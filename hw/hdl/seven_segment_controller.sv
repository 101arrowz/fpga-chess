==> flow/design.v <==
`default_nettype none
module seven_segment_controller #(parameter COUNT_PERIOD = 100000)
  (input wire           clk_in,
   input wire           rst_in,
   input wire [31:0]    val_in,
   output logic[6:0]    cat_out,
   output logic[7:0]    an_out
  );
  logic [7:0]   segment_state;
  logic [31:0]  segment_counter;
  logic [3:0]   sel_values;
  logic [6:0]   led_out;
  logic[7:0][3:0] temp;
  assign temp = val_in;
  assign sel_values = segment_state[0] ? temp[0] : 
  segment_state[1] ? temp[1] : 
  segment_state[2] ? temp[2] : 
  segment_state[3] ? temp[3] : 
  segment_state[4] ? temp[4] : 
  segment_state[5] ? temp[5] : 
  segment_state[6] ? temp[6] : 
  temp[7];
  bto7s mbto7s (.x_in(sel_values), .s_out(led_out));
  assign cat_out = ~led_out;  
  assign an_out = ~segment_state;  
  always_ff @(posedge clk_in)begin
    if (rst_in)begin
      segment_state <= 8'b0000_0001;
      segment_counter <= 32'b0;
    end else begin
      if (segment_counter == COUNT_PERIOD) begin
        segment_counter <= 32'd0;
        segment_state <= {segment_state[6:0],segment_state[7]};
      end else begin
        segment_counter <= segment_counter +1;
      end
    end
  end
endmodule  
module bto7s(
        input wire [3:0]   x_in,
        output logic[6:0] s_out
        );
  logic [3:0] x;
  assign x = x_in;
  assign s_out[0] = (x==0)||(x==2)||(x==3)||(x==5)||(x==6)||(x==7)||(x==8)||(x==9)||(x==10)||(x==12)||(x==14)||(x==15);
  assign s_out[1] =(x==0)||(x==1)||(x==2)||(x==3)||(x==4)||(x==7)||(x==8)||(x==9)||(x==10)||(x==13);
  assign s_out[2] =(x==0)||(x==1)||(x==3)||(x==4)||(x==5)||(x==6)||(x==7)||(x==8)||(x==9)||(x==10)||(x==11)||(x==13);
  assign s_out[3] =(x==0)||(x==2)||(x==3)||(x==5)||(x==6)||(x==8)||(x==9)||(x==11)||(x==12)||(x==13)||(x==14);
  assign s_out[4] =(x==0)||(x==2)||(x==6)||(x==8)||(x==10)||(x==11)||(x==12)||(x==13)||(x==14)||(x==15);
  assign s_out[5] =(x==0)||(x==4)||(x==5)||(x==6)||(x==8)||(x==9)||(x==10)||(x==11)||(x==12)||(x==14)||(x==15);
  assign s_out[6] =(x==2)||(x==3)||(x==4)||(x==5)||(x==6)||(x==8)||(x==9)||(x==10)||(x==11)||(x==13)||(x==14)||(x==15);
endmodule
`default_nettype wire
## Tool chain data of seven_segment_controller

What the tools print for seven_segment_controller, step after step.
Line numbers count from 1 in the design file above.
Operators: Yosys type, input widths -> output width; for muxes data width and select width s.
Cell names lack the library's common part.
A cell with - has no value.

| design | value |
|---|---|
| top | seven_segment_controller |
| clock input | clk_in |
| standard-cell library | sky130hd |
| corner | tt_025C_1v80 |

## Word level

Source: Yosys, flattened and elaborated, memories not mapped. Widths are those after wreduce. Registers that Yosys merges into a memory's read port (data or address) are not register bits. Print and check cells do not count. Equal cells are merged and count once.

| operators by class | value |
|---|---|
| $add $sub $neg | 1 |
| eq/ne operators | 16 |
| mux-type cells | 7 |
| bitwise logic cells | 2 |
| reductions and logical operators | 67 |

Operators with widths:

| operator | number |
|---|---|
| $logic_or 1x1->1 | 65 |
| $add 32x1->32 const B | 1 |
| $eq 32x17->1 const B | 1 |
| $eq 4x4->1 const B | 8 |
| $mux 4 | 7 |
| $eq 4x3->1 const B | 4 |
| $eq 4x2->1 const B | 2 |
| $not 8->8 | 1 |
| $not 7->7 | 1 |
| $eq 4x1->1 const B | 1 |
| $logic_not 4->1 | 1 |
| $reduce_or 2->1 | 1 |

| bit counts | value |
|---|---|
| bits in registers | 40 |
| input port bits | 34 |
| output and inout port bits | 15 |

## Depth

Depth = most cells in a row (Yosys ltp): at word level without a register or memory, in the mapped netlist without a sequential cell, where the memories' decode and read muxes count.

| logic depth | value |
|---|---|
| depth in word-level cells | 20 |
| ABC_AREA | 0 |
| mapped depth | 8 |
| mapped depth without buffers | 7 |

## Mapped cells and area

The flow's flattened synthesis, as Yosys stat reports it; memories are mapped. The netlist is that of the ABC_AREA named above (0 if unset); the other value can give another one.

| synthesis totals | value |
|---|---|
| cells in the netlist | 278 |
| mapped area | 2373.5 um^2 |
| area of sequential cells | 800.8 um^2 |
| flip-flops | 40 |

Cells by type:

| cell type | number | total area (um^2) |
|---|---|---|
| dfxtp_1 | 40 | 800.768 |
| nor2_1 | 48 | 180.173 |
| xor2_1 | 17 | 148.893 |
| xnor2_1 | 14 | 122.618 |
| mux2i_1 | 12 | 120.115 |
| inv_1 | 25 | 93.84 |
| nand2_1 | 19 | 71.318 |
| nand4_1 | 11 | 68.816 |
| nand3_1 | 13 | 65.062 |
| a221oi_4 | 2 | 52.55 |
| nor4b_1 | 6 | 52.55 |
| a221oi_2 | 3 | 45.043 |
| o31ai_4 | 2 | 42.541 |
| and3_1 | 6 | 37.536 |
| buf_4 | 5 | 37.536 |
| nor4_1 | 6 | 37.536 |
| or4b_1 | 3 | 30.029 |
| a221oi_1 | 3 | 26.275 |

Not listed: further types 28, cells in them 43.
The figures by module come from a second, unflattened synthesis with its own total; it is not the netlist above.

| second synthesis, totals | value |
|---|---|
| cell total of the unflattened synthesis | 309 |
| area total of the unflattened synthesis | 2441.1 um^2 |

Rows give one instance, submodules left out.

By module:

| module | instances | cells | area (um^2) | sequential area (um^2) |
|---|---|---|---|---|
| seven_segment_controller | 1 | 278 | 2242.2 | 800.8 |
| bto7s | 1 | 31 | 198.9 | 0.0 |

## Worst setup path after synthesis

Source: OpenSTA report_checks on the synthesized netlist (no wires, ideal clock, input and output delay 20% of the period each), path of least setup slack; recovery checks are left aside. Register names are those of the netlist, which keeps one name where synthesis merged equal registers.

| timing path after synthesis | value |
|---|---|
| path kind | input to output |
| start point | in val_in[21] |
| end point | out cat_out[1] |
| period | 2.69 ns |
| external input delay | 0.538 ns |
| external output delay | 0.538 ns |
| time at the first pin | 0.538 ns |
| arrival | 1.995 ns |
| slack | 0.157 ns |
| delay of the path | 1.457 ns |
| driving pins on the path | 6 |
| buffers on the path | 0 |
| synthesis period reached | 2.533 ns |

"delay of the path" = arrival - input delay + setup time.
At an output port there is no setup time.
"driving pins on the path": output pins that drive a net of the path, with the launching flip-flop's if there is one; two outputs of one cell count as two.
"synthesis period reached" is the clock period less the worst setup slack; recovery checks do not enter. This is arithmetic on one report: input and output delays are still those of the set period (20% each).
The rows between start and end are the longest chain of elaborated cells between them; the timing report does not say that the signal goes this way. Where chains are equally long, one stands for them.
Each line given opens the expression or statement behind the cell; cells for indexed reads and writes are added by Yosys, which also makes memories of some case tables.

| on the way, after synthesis | value |
|---|---|
| path through | nor4b_1 -> a21oi_1 -> a221oi_1 -> o31ai_2 -> or4b_1 -> o211ai_1 |
| length of the longest elaborated chain | 17 |
| elaborated cells between the ends (all ways) | 26 |
| those cells by class | eq/ne (9); mux (6); logic (1); reduce/logical (10) |

RTL lines, path after synthesis:

| element | RTL line | RTL |
|---|---|---|
| start, declared | 5 | `input wire [31:0]    val_in,` |
| $mux 4 | 20 | `segment_state[5] ? temp[5] :` |
| $mux 4 | 19 | `segment_state[4] ? temp[4] :` |
| $mux 4 | 18 | `segment_state[3] ? temp[3] :` |
| $mux 4 | 17 | `segment_state[2] ? temp[2] :` |
| $mux 4 | 16 | `segment_state[1] ? temp[1] :` |
| $mux 4 | 15 | `assign sel_values = segment_state[0] ? temp[0] :` |
| $logic_not 4->1 | 47 | `assign s_out[1] =(x==0)\|\|(x==1)\|\|(x==2)\|\|(x==3)\|\|(x==4)\|\|(x==7)\|\|(x==8)\|\|(x==9)\|\|(x==10)\|\|(x==13);` |
| $logic_or 1x1->1 x9 | 47 |  |
| $not 7->7 | 24 | `assign cat_out = ~led_out;` |
| end, declared | 6 | `output logic[6:0]    cat_out,` |

## Timing after layout

From the final timing report of stored run 1: the path of least setup slack in the routed layout; clock arrival at registers is part of the times.

| timing path after layout | value |
|---|---|
| path kind | register to output |
| start point | reg segment_state[4] |
| end point | out cat_out[3] |
| period | 2.55 ns |
| external output delay | 0.51 ns |
| time at the first pin | 0.29 ns |
| arrival | 2.49 ns |
| slack | -0.45 ns |
| driving pins on the path | 10 |
| buffers on the path | 3 |

The rows between start and end are the longest chain of elaborated cells between them; the timing report does not say that the signal goes this way. Where chains are equally long, one stands for them.

| on the way, after layout | value |
|---|---|
| path through | dfxtp_4 -> buf_12 -> buf_12 -> nor4b_4 -> a21oi_2 -> a221oi_4 -> o31ai_4 -> or4b_4 -> o311ai_4 -> buf_2 |
| length of the longest elaborated chain | 17 |
| elaborated cells between the ends (all ways) | 27 |
| those cells by class | eq/ne (10); mux (5); logic (1); reduce/logical (11) |

RTL lines, path after layout:

| element | RTL line | RTL |
|---|---|---|
| start, declared | 9 | `logic [7:0]   segment_state;` |
| start, assigned | 28 | `segment_state <= 8'b0000_0001;` |
| start, assigned | 33 | `segment_state <= {segment_state[6:0],segment_state[7]};` |
| $mux 4 | 19 | `segment_state[4] ? temp[4] :` |
| $mux 4 | 18 | `segment_state[3] ? temp[3] :` |
| $mux 4 | 17 | `segment_state[2] ? temp[2] :` |
| $mux 4 | 16 | `segment_state[1] ? temp[1] :` |
| $mux 4 | 15 | `assign sel_values = segment_state[0] ? temp[0] :` |
| $logic_not 4->1 | 49 | `assign s_out[3] =(x==0)\|\|(x==2)\|\|(x==3)\|\|(x==5)\|\|(x==6)\|\|(x==8)\|\|(x==9)\|\|(x==11)\|\|(x==12)\|\|(x==13)\|\|(x==14);` |
| $logic_or 1x1->1 x10 | 49 |  |
| $not 7->7 | 24 | `assign cat_out = ~led_out;` |
| end, declared | 6 | `output logic[6:0]    cat_out,` |

Data sheet: physical implementation of seven_segment_controller

Measured results for seven_segment_controller: 2 stored runs of the Yosys and OpenROAD flow on sky130hd. The settings differ; the order carries no meaning. The constraints put input and output delay at 20% of the set period each and load the outputs with 0.01 pF.
"period achieved" = clock period - worst setup slack. The figure is calculated, with input and output delays left at 20% of the set period.
"worst path time": the worst setup path's part of the clock period (all of it between registers, 20% less for each end at a port) less its slack. A launch clock that arrives late makes it longer, a capture clock that arrives late makes it shorter.
By "power" is meant OpenSTA's value without simulated activity: inputs other than the clock are taken to toggle once in ten clock periods, and the tool carries that through the logic.
Among the settings, - means not set for that run.

| item | stored run 1 | stored run 2 |
|---|---|---|
| period_ns | 2.55 | 2.71 |
| CORE_UTILIZATION | 26 | 41 |
| SETUP_SLACK_MARGIN | 0.48 | - |
| PLACE_DENSITY_LB_ADDON | 0.11 | - |
| CORE_MARGIN | 2 | 2 |
| CELL_PAD_IN_SITES_GLOBAL_PLACEMENT | 0 | - |
| CTS_CLUSTER_SIZE | 29 | - |
| CAP_MARGIN | 20 | 20 |
| SLEW_MARGIN | 20 | 20 |
| utilization in the final report | 0.405 | 0.637 |
| final worst hold slack (ns) | 0.490 | 0.497 |
| power (mW) | 1.267 | 1.147 |
| setup slack of the critical path (ns) | -0.448 | -0.323 |
| period achieved (ns) | 2.998 | 3.033 |
| worst path time (ns) | 2.49 | 2.49 |
| critical path kind | register to output | register to output |
| post-route setup TNS (ns) | -2.423 | -1.616 |
| chip area in the Yosys report (um^2) | 2373.5 | 2373.5 |
| die size (um^2) | 9909.2 | 6413.6 |
| standard-cell area after routing (um^2) | 3567.2 | 3529.6 |
