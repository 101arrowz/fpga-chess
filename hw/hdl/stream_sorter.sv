==> flow/design.v <==
`timescale 1ns / 1ps
`default_nettype none
module stream_sorter #(parameter MAX_LEN = 32, parameter KEY_BITS=8, parameter VALUE_BITS=15)
   (
    input wire 	       clk_in,
    input wire 	       rst_in,
    input wire[(VALUE_BITS-1):0] value_in,
    input wire[(KEY_BITS-1):0] key_in,
    input wire valid_in,
    input wire dequeue_in,
    output logic[(MAX_LEN-1):0][(VALUE_BITS-1):0] array_out,
    output logic[(MAX_LEN-1):0][(KEY_BITS-1):0] keys_out,
    output logic[($clog2(MAX_LEN)-1):0] array_len_out 
    );
    logic[(MAX_LEN-1):0][(VALUE_BITS-1):0] array_out_reg=0; 
    logic[(MAX_LEN-1):0][(KEY_BITS-1):0] keys_out_reg=0; 
    logic[($clog2(MAX_LEN + 1)-1):0] array_len_out_reg=0;
    logic[MAX_LEN:0] carry; 
    assign array_out = array_out_reg;
    assign keys_out = keys_out_reg;
    assign array_len_out=array_len_out_reg;
    always_comb begin
        carry[MAX_LEN]=1;
        for(integer i=0; i < MAX_LEN; i++) begin
            carry[i]=keys_out_reg[i]<=key_in;
        end
    end
    always_ff @(posedge clk_in) begin
        if(rst_in) begin
            for(integer i=0; i < MAX_LEN; i++) begin
                array_out_reg[i]<=0;
                keys_out_reg[i]<=0;
            end
            array_len_out_reg<=0;
        end else begin
            if(valid_in) begin
                for(integer i=1; i < MAX_LEN; i++) begin
                    if(carry[i-1]) begin
                        array_out_reg[i]<=array_out_reg[i-1];
                        keys_out_reg[i]<=keys_out_reg[i-1];
                    end else if (carry[i]) begin
                        array_out_reg[i]<=value_in;
                        keys_out_reg[i]<=key_in;
                    end
                end
                if(carry[0]) begin
                    array_out_reg[0]<=value_in;
                    keys_out_reg[0]<=key_in;
                end
                if (array_len_out_reg < MAX_LEN) begin
                    array_len_out_reg <= array_len_out_reg+1;
                end
            end else if (dequeue_in && array_len_out_reg > 0) begin
                for (integer i=0; i < MAX_LEN - 1; i++) begin
                    array_out_reg[i] <= array_out_reg[i + 1];
                    keys_out_reg[i] <= keys_out_reg[i + 1];
                end
                keys_out_reg[MAX_LEN - 1] <= 0;
                array_len_out_reg <= array_len_out_reg - 1;
            end
        end
    end
endmodule
`default_nettype wire
### Tool chain data of stream_sorter

Tool output for the design above, in the order of the flow.
Line numbers count from 1 in the design file above.
A cell with - has no value.

* top: stream_sorter
* clock port: clk_in
* standard-cell library: sky130hd
* corner: tt_025C_1v80

### Elaborated design

Counts by Yosys on the flattened word-level netlist (proc, flatten, opt, wreduce; memories kept). Register bits leave out memories and registers merged into their read ports (data or address). Print and check cells are left out. Cells with the same type and inputs are merged into one.

* register bits after elaboration: 742
* word-level cells: 426

* add/sub/neg operators: 2
* $lt $le $gt $ge: 34
* equality and inequality tests: 33
* muxes and demuxes: 255
* reduce/logical cells: 37

Operator list (count)
* two-way mux 15 bit: 125
* two-way mux 8 bit: 127
* <= comparator 8 bit: 32
* != test 3 x 1 -> 1 bit with constant B: 31
* AND reduction 2 bit: 34
* two-way mux 6 bit: 3
* adder 6 x 1 -> 6 bit with constant B: 1
* subtractor 6 x 1 -> 6 bit with constant B: 1
* > comparator 6 x 1 -> 1 bit with constant B: 1
* less-than comparator 6 bit with constant B: 1
* != test 2 x 1 -> 1 bit with constant B: 2
* nonzero test 2 bit: 2
* logical AND 1 bit: 1

### Longest topological paths

Depth = most cells in a row (Yosys ltp): at word level without a register or memory, in the mapped netlist without a sequential cell, where the memories' decode and read muxes count.

* depth after elaboration: 4
* ABC_AREA: 0
* gate-level depth with buffers: 12
* mapped depth without buffers: 9

### Synthesis result

Yosys stat after the flow's synthesis: flattened, memories mapped to cells. It holds for the ABC_AREA given above (unset counts as 0); a run with the other value may have another netlist.
The area totals of this step are shown rounded.

Cell types
* sky130_fd_sc_hd__dfxtp_1: count 742, total area 1.49E+04 sq um
* sky130_fd_sc_hd__a22o_1: count 620, total area 5.43E+03 sq um
* sky130_fd_sc_hd__ha_1: count 260, total area 3253.12 sq um
* sky130_fd_sc_hd__o221ai_1: count 218, total area 1.91E+03 sq um
* sky130_fd_sc_hd__mux2i_1: count 188, total area 1.88E+03 sq um
* sky130_fd_sc_hd__nor2_1: count 489, total area 1835.51 sq um
* sky130_fd_sc_hd__a21oi_1: count 340, total area 1.7E+03 sq um
* sky130_fd_sc_hd__clkbuf_1: count 398, total area 1.49E+03 sq um
* sky130_fd_sc_hd__nand2_1: count 387, total area 1.45E+03 sq um
* sky130_fd_sc_hd__nand3_1: count 225, total area 1126.08 sq um
* sky130_fd_sc_hd__a31oi_1: count 151, total area 944.656 sq um
* sky130_fd_sc_hd__inv_1: count 249, total area 934.646 sq um
* sky130_fd_sc_hd__a221o_1: count 90, total area 900.864 sq um
* sky130_fd_sc_hd__o21ai_0: count 105, total area 525.504 sq um
* sky130_fd_sc_hd__and3_1: count 68, total area 425.408 sq um
* sky130_fd_sc_hd__a221oi_1: count 47, total area 411.645 sq um
* sky130_fd_sc_hd__nand4_1: count 64, total area 400.384 sq um
* sky130_fd_sc_hd__nor2b_1: count 54, total area 337.824 sq um

Not listed: further types 49, cells in them 410.

* cells in the netlist: 5105
* chip area (Yosys): 42840 sq um
* flip-flops: 742
* buffers: 499

### Path before layout

Source: OpenSTA report_checks on the synthesized netlist (no wires, ideal clock, input and output delay 20% of the period each), path of least setup slack; recovery checks are left aside. Register names are those of the netlist, which keeps one name where synthesis merged equal registers.

* kind: input port to flip-flop
* start point: input port key_in[1]
* end point: register array_out_reg
* clock period: 5270 ps
* external input delay: 1054 ps
* time at the first pin: 1054 ps
* data arrival time: 4008 ps
* data required time: 5153 ps
* path slack: 1145 ps
* delay of the path: 3071 ps
* stages: 11
* buffers on the path: 2
* synthesis period reached: 4125 ps

"delay of the path" is the arrival time less input delay plus setup time.
"stages" counts driving pins, that of a launching flip-flop among them; a cell with two outputs on the path counts twice.
"synthesis period reached" is the clock period less the worst setup slack; recovery checks do not enter. This is arithmetic on one report: input and output delays are still those of the set period (20% each).
An end named without its bit number is one bit of that signal or, where synthesis recoded a state register, one of its new flip-flops.
The rows between start and end are the longest chain of elaborated cells between them; the timing report does not say that the signal goes this way. Where chains are equally long, one stands for them.
A line is the first line of the expression or statement that the cell stems from. Yosys adds cells for indexed reads and writes and turns some case tables into memories.

* cells stage by stage: sky130_fd_sc_hd__clkbuf_1 -> sky130_fd_sc_hd__inv_1 -> sky130_fd_sc_hd__ha_1 -> sky130_fd_sc_hd__nor2b_1 -> sky130_fd_sc_hd__o211ai_1 -> sky130_fd_sc_hd__a21oi_1 -> sky130_fd_sc_hd__o31ai_1 -> sky130_fd_sc_hd__clkbuf_1 -> sky130_fd_sc_hd__mux2i_1 -> sky130_fd_sc_hd__a21oi_1 -> sky130_fd_sc_hd__a22o_1
* cells in the longest elaborated chain: 4

Ends and longest elaborated chain, post-synthesis
* from (decl): line 8 `input wire[(KEY_BITS-1):0] key_in,`
* <= comparator 8 bit: line 25 `carry[i]=keys_out_reg[i]<=key_in;`
* two-way mux 15 bit: line 41 `end else if (carry[i]) begin`
* two-way mux 15 bit: line 38 `if(carry[i-1]) begin`
* two-way mux 15 bit: line 36 `if(valid_in) begin`
* to (decl): line 15 `logic[(MAX_LEN-1):0][(VALUE_BITS-1):0] array_out_reg=0;`

### Timing after layout

From the final timing report of entry A: the path of least setup slack in the routed layout; clock arrival at registers is part of the times.
The path's times are printed in steps of 10 ps; the period is the one set.

* kind: flip-flop to flip-flop
* start point: register array_len_out_reg[0]
* end point: register array_out_reg
* clock period: 2250 ps
* time at the first pin: 650 ps
* data arrival time: 3060 ps
* data required time: 2800 ps
* path slack: -270 ps
* stages: 11
* buffers on the path: 3

An end named without its bit number is one bit of that signal or, where synthesis recoded a state register, one of its new flip-flops.
The rows between start and end are the longest chain of elaborated cells between them; the timing report does not say that the signal goes this way. Where chains are equally long, one stands for them.
A register here has more assigning lines than the two given.

* cells stage by stage: sky130_fd_sc_hd__dfxtp_1 -> sky130_fd_sc_hd__or4_4 -> sky130_fd_sc_hd__o31ai_4 -> sky130_fd_sc_hd__buf_12 -> sky130_fd_sc_hd__and2_4 -> sky130_fd_sc_hd__nor2_4 -> sky130_fd_sc_hd__nand2_8 -> sky130_fd_sc_hd__clkbuf_16 -> sky130_fd_sc_hd__o31ai_4 -> sky130_fd_sc_hd__buf_12 -> sky130_fd_sc_hd__a22o_1
* cells in the longest elaborated chain: 4

Ends and longest elaborated chain, post-layout
* from (decl): line 17 `logic[($clog2(MAX_LEN + 1)-1):0] array_len_out_reg=0;`
* from (assign): line 51 `array_len_out_reg <= array_len_out_reg+1;`
* from (assign): line 59 `array_len_out_reg <= array_len_out_reg - 1;`
* > comparator 6 x 1 -> 1 bit: line 53 `end else if (dequeue_in && array_len_out_reg > 0) begin`
* logical AND 1 bit: line 53
* two-way mux 15 bit: line 53
* two-way mux 15 bit: line 36 `if(valid_in) begin`
* to (decl): line 15 `logic[(MAX_LEN-1):0][(VALUE_BITS-1):0] array_out_reg=0;`

Module stream_sorter, platform sky130hd: 2 stored runs of the flow (Yosys, OpenROAD) with differing settings, in no particular order. Input and output delays are each 20% of the period that was set; the output load is 0.01 pF.
"achieved clock period": clock period set for the run, less the worst setup slack. It is reckoned from that one timing run; input and output delays stay at 20% of the period that was set.
"allowed time less slack (worst setup path)" is the time allowed to the run's worst setup path (the clock period less input and output delay, where it has them) less its slack. Clock arrival times count: a late capture clock shortens it, a late launch clock lengthens it.
By "total design power" is meant OpenSTA's value without simulated activity: inputs other than the clock are taken to toggle once in ten clock periods, and the tool carries that through the logic.
"allowed time less slack (worst setup path)" is given in steps of 10 ps.
The measured numbers are rounded.

### Entry A

==> flow/run.sh <==
#!/bin/bash
# the make line also repeats the synthesis and layout settings of config.mk as NAME=value (left out here)
make -C /OpenROAD-flow-scripts/flow DESIGN_CONFIG=/design/flow/config.mk WORK_HOME=/design/flow/orfs CLKGATE_MAP_FILE= finish
==> flow/config.mk <==
export PLATFORM = sky130hd
export DESIGN_NAME = stream_sorter
export DESIGN_NICKNAME = stream_sorter
export VERILOG_FILES = /design/flow/design.v
export SDC_FILE = /design/flow/constraint.sdc
export NUM_CORES = 4
export LEC_CHECK = 0
export ABC_AREA = 0
export CAP_MARGIN = 5
export CELL_PAD_IN_SITES_GLOBAL_PLACEMENT = 2
export CORE_ASPECT_RATIO = 1.29
export CORE_MARGIN = 2
export CORE_UTILIZATION = 45
export CTS_CLUSTER_DIAMETER = 125
export GPL_ROUTABILITY_DRIVEN = 0
export PLACE_DENSITY_LB_ADDON = 0.04
export SETUP_SLACK_MARGIN = -0.15
export SLEW_MARGIN = 0
==> flow/constraint.sdc <==
create_clock -name core_clock -period 2.25 [get_ports {clk_in}]
set_input_delay 0.4500 -clock core_clock [delete_from_list [all_inputs] [get_ports {clk_in}]]
set_output_delay 0.4500 -clock core_clock [all_outputs]
set_load 0.01 [all_outputs]

Results of entry A:
- Worst hold slack: 309 ps
- Allowed time less slack (worst setup path): 2520 ps
- Critical path kind: flip-flop to flip-flop
- Worst setup slack after layout: -267 ps
- Area of the standard cells in the finished layout: 62350 sq um
- Full die area: 97700 sq um
- Utilization after routing: 66.1 %
- Total design power: 48660 uW
- Mapped cell area after synthesis: 42840 sq um
- Total negative setup slack: -130700 ps
- Achieved clock period: 2517 ps

### Entry B

==> flow/run.sh <==
#!/bin/bash
# the make line also repeats the synthesis and layout settings of config.mk as NAME=value (left out here)
make -C /OpenROAD-flow-scripts/flow DESIGN_CONFIG=/design/flow/config.mk WORK_HOME=/design/flow/orfs CLKGATE_MAP_FILE= finish
==> flow/config.mk <==
export PLATFORM = sky130hd
export DESIGN_NAME = stream_sorter
export DESIGN_NICKNAME = stream_sorter
export VERILOG_FILES = /design/flow/design.v
export SDC_FILE = /design/flow/constraint.sdc
export NUM_CORES = 4
export LEC_CHECK = 0
export CAP_MARGIN = 20
export CORE_MARGIN = 2
export CORE_UTILIZATION = 40
export SETUP_SLACK_MARGIN = 0.8
export SLEW_MARGIN = 20
==> flow/constraint.sdc <==
create_clock -name core_clock -period 4.02 [get_ports {clk_in}]
set_input_delay 0.8040 -clock core_clock [delete_from_list [all_inputs] [get_ports {clk_in}]]
set_output_delay 0.8040 -clock core_clock [all_outputs]
set_load 0.01 [all_outputs]

Results of entry B:
- Full die area: 109700 sq um
- Worst hold slack: 498 ps
- Mapped cell area after synthesis: 42840 sq um
- Worst setup slack after layout: 793 ps
- Utilization after routing: 52.7 %
- Achieved clock period: 3227 ps
- Area of the standard cells in the finished layout: 56190 sq um
- Allowed time less slack (worst setup path): 3230 ps
- Critical path kind: flip-flop to flip-flop
- Total design power: 25670 uW
- Total negative setup slack: 0 ps
